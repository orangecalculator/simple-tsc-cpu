==> flow/design.v <==
`timescale 1ns / 1ps
module IFIDRegister(
        input reset_n,
        input clk,
        input stall,
        input flush,
        input [4 - 1 : 0] IF_inst_addr_MSB,
        input [16 - 1 : 0] IF_inst_addr_seq,
        input [16 - 1 : 0] IF_instruction,        
        input [16 - 1 : 0] IF_num_inst,
        output reg [4 - 1 : 0] ID_inst_addr_MSB,
        output reg [16 - 1 : 0] ID_inst_addr_seq,
        output reg [16 - 1 : 0] ID_instruction,
        output reg [16 - 1 : 0] ID_num_inst
    );
    always @(posedge clk) begin
        if(~reset_n || flush) begin  
            ID_inst_addr_MSB = 0;
            ID_inst_addr_seq = 0;
            ID_instruction = ({4'hc,12'h0});
            ID_num_inst = 0;
        end
        else if(~stall) begin  
            ID_inst_addr_MSB = IF_inst_addr_MSB;
            ID_inst_addr_seq = IF_inst_addr_seq;
            ID_instruction = IF_instruction;
            ID_num_inst = IF_num_inst;
        end
    end
endmodule
module IDEXRegister(
        input reset_n,
        input clk,
        input stall,
        input flush,
        input [16 - 1 : 0] ID_inst_addr_seq,
        input [16 - 1 : 0] ID_rs_value,
        input [16 - 1 : 0] ID_rt_value,
        input [16 - 1 : 0] ID_I_imm,
        input [(12 - 1) : (0)] ID_J_target,
        input [2 - 1 : 0] ID_write_addr,
        input [16 - 1 : 0] EX_rs_forwarded_value,
        input [16 - 1 : 0] EX_rt_forwarded_value,
        output reg [16 - 1 : 0] EX_inst_addr_seq,
        output reg [16 - 1 : 0] EX_rs_value,
        output reg [16 - 1 : 0] EX_rt_value,
        output reg [16 - 1 : 0] EX_I_imm,
        output reg [(12 - 1) : (0)] EX_J_target,
        output reg [2 - 1 : 0] EX_write_addr
    );
    always @(posedge clk) begin
        if(~reset_n || flush) begin  
            EX_inst_addr_seq = 0;
            EX_rs_value = 0;
            EX_rt_value = 0;
            EX_I_imm = 0;
            EX_J_target = 0;
            EX_write_addr = 0;
        end
        else if(~stall) begin  
            EX_inst_addr_seq = ID_inst_addr_seq;
            EX_rs_value = ID_rs_value;
            EX_rt_value = ID_rt_value;
            EX_I_imm = ID_I_imm;
            EX_J_target = ID_J_target;
            EX_write_addr = ID_write_addr;
        end
        else begin
            EX_rs_value = EX_rs_forwarded_value;
            EX_rt_value = EX_rt_forwarded_value;
        end
    end
endmodule
module EXMEMRegister(
        input reset_n,
        input clk,
        input stall,
        input flush,
        input [16 - 1 : 0] EX_ALU_OUT,
        input [16 - 1 : 0] EX_rt_value,
        input [2 - 1 : 0] EX_write_addr,
        input [16 - 1 : 0] MEM_rt_forwarded_value,
        output reg [16 - 1 : 0] MEM_ALU_OUT,
        output reg [16 - 1 : 0] MEM_rt_value,
        output reg [2 - 1 : 0] MEM_write_addr
    );
    always @(posedge clk) begin
        if(~reset_n || flush) begin  
            MEM_ALU_OUT = 0;
            MEM_rt_value = 0;
            MEM_write_addr = 0;
        end
        else if(~stall) begin  
            MEM_ALU_OUT = EX_ALU_OUT;
            MEM_rt_value = EX_rt_value;
            MEM_write_addr = EX_write_addr;
        end
        else MEM_rt_value = MEM_rt_forwarded_value;
    end
endmodule
module MEMWBRegister(
        input reset_n,
        input clk,
        input stall,
        input flush,
        input [16 - 1 : 0] MEM_read_data,
        input [16 - 1 : 0] MEM_ALU_OUT,
        input [2 - 1 : 0] MEM_write_addr,
        output reg [16 - 1 : 0] WB_read_data,
        output reg [16 - 1 : 0] WB_ALU_OUT,
        output reg [2 - 1 : 0] WB_write_addr
    );
    always @(posedge clk) begin
        if(~reset_n || flush) begin  
            WB_read_data = 0;
            WB_ALU_OUT = 0;
            WB_write_addr = 0;
        end
        else if(~stall) begin  
            WB_read_data = MEM_read_data;
            WB_ALU_OUT = MEM_ALU_OUT;
            WB_write_addr = MEM_write_addr;
        end
    end
endmodule
module EXControlRegister(
        input reset_n,
        input clk,
        input stall,
        input flush,
        input IN_ALUPathIntercept,
        input [1:0] IN_ALUSrc,
        input [4 - 1 : 0] IN_ALU_OP,
        output reg OUT_ALUPathIntercept,
        output reg [1:0] OUT_ALUSrc,
        output reg [4 - 1 : 0] OUT_ALU_OP
    );
    always @(posedge clk) begin
        if(~reset_n || flush) begin  
            OUT_ALUPathIntercept = 0;
            OUT_ALUSrc = 0;
            OUT_ALU_OP = 0;
        end
        else if(~stall) begin  
            OUT_ALUPathIntercept = IN_ALUPathIntercept;
            OUT_ALUSrc = IN_ALUSrc;
            OUT_ALU_OP = IN_ALU_OP;
        end
    end
endmodule
module MEMControlRegister(
        input reset_n,
        input clk,
        input stall,
        input flush,
        input IN_MemRead,
        input IN_MemWrite,
        output reg OUT_MemRead,
        output reg OUT_MemWrite
    );
    always @(posedge clk) begin
        if(~reset_n || flush) begin  
            OUT_MemRead = 0;
            OUT_MemWrite = 0;
        end
        else if(~stall) begin  
            OUT_MemRead = IN_MemRead;
            OUT_MemWrite = IN_MemWrite;
        end
    end
endmodule
module WBControlRegister(
        input reset_n,
        input clk,
        input stall,
        input flush,
        input IN_MemtoReg,
        input IN_RegWrite,
        input IN_is_halted,
        output reg OUT_MemtoReg,
        output reg OUT_RegWrite,
        output reg OUT_is_halted
    );
    always @(posedge clk) begin
        if(~reset_n || flush) begin  
            OUT_MemtoReg = 0;
            OUT_RegWrite = 0;
            OUT_is_halted = 0;
        end
        else if(~stall) begin  
            OUT_MemtoReg = IN_MemtoReg;
            OUT_RegWrite = IN_RegWrite;
            OUT_is_halted = IN_is_halted;
        end
    end
endmodule
module OutputRegister(
        input reset_n,
        input clk,
        input stall,
        input flush,
        input IN_output_update,
        input [16 - 1 : 0] IN_num_inst,
        input [16 - 1 : 0] IN_output_value,
        input [16 - 1 : 0] IN_output_forwarded_value,
        output reg OUT_output_update,
        output reg [16 - 1 : 0] OUT_num_inst,
        output reg [16 - 1 : 0] OUT_output_value
    );
    always @(posedge clk) begin
        if(~reset_n || flush) begin  
            OUT_output_update = 0;
            OUT_num_inst = 0;
            OUT_output_update = 0;
        end
        else if(~stall) begin  
            OUT_output_update = IN_output_update;
            OUT_num_inst = IN_num_inst;
            OUT_output_value = IN_output_value;
        end
        else OUT_output_value = IN_output_forwarded_value;
    end
endmodule
module HazardRegister(
        input reset_n,
        input clk,
        input stall,
        input flush,
        input [2 - 1 : 0] IN_rs_addr,
        input IN_rs_use,
        input [1:0] IN_rs_use_stage,
        input [2 - 1 : 0] IN_rt_addr,
        input IN_rt_use,
        input [1:0] IN_rt_use_stage,
        input [1:0] IN_write_valid_stage,
        input IN_nop,
        output reg [2 - 1 : 0] OUT_rs_addr,
        output reg OUT_rs_use,
        output reg [1:0] OUT_rs_use_stage,
        output reg [2 - 1 : 0] OUT_rt_addr,
        output reg OUT_rt_use,
        output reg [1:0] OUT_rt_use_stage,
        output reg [1:0] OUT_write_valid_stage,
        output reg OUT_nop
    );
    always @(posedge clk) begin
        if(~reset_n || flush) begin  
            OUT_rs_addr = 0;
            OUT_rs_use = 0;
            OUT_rs_use_stage = 0;
            OUT_rt_addr = 0;
            OUT_rt_use = 0;
            OUT_rt_use_stage = 0;
            OUT_write_valid_stage = 0;
            OUT_nop = 1'b1;
        end
        else if(~stall) begin  
            OUT_rs_addr = IN_rs_addr;
            OUT_rs_use = IN_rs_use;
            OUT_rs_use_stage = IN_rs_use_stage;
            OUT_rt_addr = IN_rt_addr;
            OUT_rt_use = IN_rt_use;
            OUT_rt_use_stage = IN_rt_use_stage;
            OUT_write_valid_stage = IN_write_valid_stage;
            OUT_nop = IN_nop;
        end
    end
endmodule
### From RTL to reports: OutputRegister

The steps from the RTL of OutputRegister to its reports follow in flow order.
Lines are those of the file above, counted from 1.
Operators: Yosys type, input widths -> output width; for muxes data width and select width s.
The mark - stands for no value.

| inputs | value |
|---|---|
| top module | OutputRegister |
| clock | clk |
| library | sky130hd |
| corner | tt_025C_1v80 |

### Word level

Source: Yosys, flattened and elaborated, memories not mapped. Widths are those after wreduce; folded enables and synchronous resets count as part of the registers. Registers that Yosys merges into a memory's read port (data or address) are not register bits. Print and check cells do not count. Equal cells are merged and count once.

| word-level totals | value |
|---|---|
| register bits after elaboration | 33 |
| input port bits | 53 |
| output and inout port bits | 33 |
| word-level cells | 6 |

| cells by class | value |
|---|---|
| mux-type cells | 1 |
| bitwise operators | 1 |
| reduce/logical cells | 1 |

Operator list:

| kind | number |
|---|---|
| $mux 16 | 1 |
| $logic_or 1x1->1 | 1 |
| $not 1->1 | 1 |

### Depth

Yosys ltp: most cells in a row. Word level: on the elaborated netlist, between registers, memories and ports. Mapped: between sequential cells and ports; inverters and the memories' decode and read muxes count.

| logic depth | value |
|---|---|
| depth after elaboration | 2 |
| ABC_AREA | 0 |
| gate-level depth with buffers | 4 |
| mapped depth without buffers | 2 |

### Synthesis result

Source: synth_stat.txt of the flow (Yosys; design flattened, memories mapped). It holds for the ABC_AREA given above (unset counts as 0); a run with the other value may have another netlist.
Totals and module areas in this step are rounded.

| synthesis totals | value |
|---|---|
| cell count | 91 |
| cell area after synthesis | 1370 sq um |
| flip-flops | 33 |
| buffers | 6 |

Cells by type:

| type | number | total area (sq um) |
|---|---|---|
| sky130_fd_sc_hd__edfxtp_1 | 16 | 480.461 |
| sky130_fd_sc_hd__dfxtp_1 | 17 | 340.326 |
| sky130_fd_sc_hd__mux2_4 | 13 | 195.187 |
| sky130_fd_sc_hd__mux2i_1 | 17 | 170.163 |
| sky130_fd_sc_hd__nor2_1 | 17 | 63.811 |
| sky130_fd_sc_hd__buf_12 | 2 | 40.038 |
| sky130_fd_sc_hd__mux2_2 | 3 | 33.782 |
| sky130_fd_sc_hd__buf_8 | 1 | 15.014 |
| sky130_fd_sc_hd__buf_6 | 1 | 11.261 |
| sky130_fd_sc_hd__buf_4 | 1 | 7.507 |
| sky130_fd_sc_hd__nand2b_1 | 1 | 6.256 |
| sky130_fd_sc_hd__buf_2 | 1 | 5.005 |
| sky130_fd_sc_hd__inv_1 | 1 | 3.754 |

### Worst setup path after synthesis

OpenSTA on the mapped netlist: ideal clock, no wires. The path of least setup slack (recovery checks aside). Input and output delay are each 20% of the period. Register names are those of the netlist, which keeps one name where synthesis merged equal registers.

| path after synthesis | value |
|---|---|
| kind | input to register |
| from | input flush |
| to | register OUT_output_value[0] |
| clock period | 1.43 ns |
| external input delay | 0.286 ns |
| setup time | 0.364 ns |
| arrival | 1.051 ns |
| path slack | 0.015 ns |
| path delay | 1.129 ns |
| driving pins on the path | 4 |
| path buffers | 2 |
| synthesis period reached | 1.415 ns |

"path delay" = arrival - input delay + setup time.
"driving pins on the path": output pins that drive a net of the path, with the launching flip-flop's if there is one; two outputs of one cell count as two.
"synthesis period reached" is the clock period less the worst setup slack; recovery checks do not enter. This is arithmetic on one report: input and output delays are still those of the set period (20% each).
The rows between start and end are the longest chain of elaborated cells between them; the timing report does not say that the signal goes this way. Where chains are equally long, one stands for them.
A line is the first line of the expression or statement that the cell stems from. Yosys adds cells for indexed reads and writes and turns some case tables into memories.

| between the ends, after synthesis | value |
|---|---|
| cell sequence | sky130_fd_sc_hd__nand2b_1 -> sky130_fd_sc_hd__buf_2 -> sky130_fd_sc_hd__buf_4 -> sky130_fd_sc_hd__inv_1 |
| cells in the longest elaborated chain | 1 |

RTL lines, path after synthesis:

| element | line | RTL |
|---|---|---|
| start: declaration | 201 | `input flush,` |
| $logic_or 1x1->1 | 211 | `if(~reset_n \|\| flush) begin` |
| end: assignment | 219 | `OUT_output_value = IN_output_value;` |
| end: assignment | 221 | `else OUT_output_value = IN_output_forwarded_value;` |
| end: declaration | 208 | `output reg [16 - 1 : 0] OUT_output_value` |

### Timing after layout

Path of least setup slack in the final report of stored run 1 (OpenROAD, finished layout, wires in). Where an end is a register, its clock arrival counts in the times.

| path after layout | value |
|---|---|
| kind | register to output |
| from | register OUT_output_value[11] |
| to | output OUT_output_value[11] |
| clock period | 1.23 ns |
| arrival | 0.92 ns |
| path slack | 0.06 ns |
| driving pins on the path | 2 |
| path buffers | 1 |

| between the ends, after layout | value |
|---|---|
| cell sequence | sky130_fd_sc_hd__edfxtp_1 -> sky130_fd_sc_hd__dlygate4sd2_1 |
| cells in the longest elaborated chain | 0 |

RTL lines, path after layout:

| element | line | RTL |
|---|---|---|
| start: declaration | 208 | `output reg [16 - 1 : 0] OUT_output_value` |
| start: assignment | 219 | `OUT_output_value = IN_output_value;` |
| start: assignment | 221 | `else OUT_output_value = IN_output_forwarded_value;` |
| end: declaration | 208 |  |

# Flow runs of OutputRegister

Design OutputRegister on sky130hd. What follows are 2 stored runs of the flow, each under its own settings; their order means nothing. The constraints put input and output delay at 20% of the set period each and load the outputs with 0.01 pF.
By "clock period achieved" is meant the clock period of the run minus its worst setup slack. This is arithmetic on one report: input and output delays are still those of the set period (20% each).
By "critical path time" is meant the share of the clock period that the worst setup path is allowed (20% is reserved at inputs, 20% at outputs), minus its slack. Clock arrival times at its registers enter into it.
By "power consumption" is meant OpenSTA's value without simulated activity: inputs other than the clock are taken to toggle once in ten clock periods, and the tool carries that through the logic.
The results are shown rounded.

## Stored run 1

==> flow/run.sh <==
#!/bin/bash
# the make line also repeats the synthesis and layout settings of config.mk as NAME=value (left out here)
make -C /OpenROAD-flow-scripts/flow DESIGN_CONFIG=/design/flow/config.mk WORK_HOME=/design/flow/orfs CLKGATE_MAP_FILE= finish
==> flow/config.mk <==
export PLATFORM = sky130hd
export DESIGN_NAME = OutputRegister
export DESIGN_NICKNAME = OutputRegister
export VERILOG_FILES = /design/flow/design.v
export SDC_FILE = /design/flow/constraint.sdc
export NUM_CORES = 4
export LEC_CHECK = 0
export CAP_MARGIN = 20
export CORE_MARGIN = 8
export CORE_UTILIZATION = 23
export GPL_ROUTABILITY_DRIVEN = 0
export GPL_TIMING_DRIVEN = 0
export HOLD_SLACK_MARGIN = 0.23
export MIN_ROUTING_LAYER = met1
export SLEW_MARGIN = 20
==> flow/constraint.sdc <==
create_clock -name core_clock -period 1.23 [get_ports {clk}]
set_input_delay 0.2460 -clock core_clock [delete_from_list [all_inputs] [get_ports {clk}]]
set_output_delay 0.2460 -clock core_clock [all_outputs]
set_load 0.01 [all_outputs]

| result of stored run 1 | value |
|---|---|
| worst setup slack after layout | 0.060 ns |
| critical path time | 0.92 ns |
| critical path type | register to output |
| worst-case hold slack | 0.347 ns |
| total negative slack | 0.000 ns |
| clock period achieved | 1.170 ns |
| power consumption | 2480 uW |
| mapped cell area after synthesis | 1370 sq um |
| area of the standard cells in the finished layout | 2430 sq um |
| full die area | 8700 sq um |

## Stored run 2

==> flow/run.sh <==
#!/bin/bash
# the make line also repeats the synthesis and layout settings of config.mk as NAME=value (left out here)
make -C /OpenROAD-flow-scripts/flow DESIGN_CONFIG=/design/flow/config.mk WORK_HOME=/design/flow/orfs CLKGATE_MAP_FILE= finish
==> flow/config.mk <==
export PLATFORM = sky130hd
export DESIGN_NAME = OutputRegister
export DESIGN_NICKNAME = OutputRegister
export VERILOG_FILES = /design/flow/design.v
export SDC_FILE = /design/flow/constraint.sdc
export NUM_CORES = 4
export LEC_CHECK = 0
export ABC_AREA = 1
export CAP_MARGIN = 20
export CORE_ASPECT_RATIO = 0.55
export CORE_MARGIN = 2
export CORE_UTILIZATION = 64
export MAX_ROUTING_LAYER = met4
export MIN_ROUTING_LAYER = met2
export PLACE_DENSITY_LB_ADDON = 0.01
export SETUP_SLACK_MARGIN = 0.18
export SLEW_MARGIN = 15
export TNS_END_PERCENT = 45
==> flow/constraint.sdc <==
create_clock -name core_clock -period 1.02 [get_ports {clk}]
set_input_delay 0.2040 -clock core_clock [delete_from_list [all_inputs] [get_ports {clk}]]
set_output_delay 0.2040 -clock core_clock [all_outputs]
set_load 0.01 [all_outputs]

Stored run 2: no results, placement failed with FLW-0024
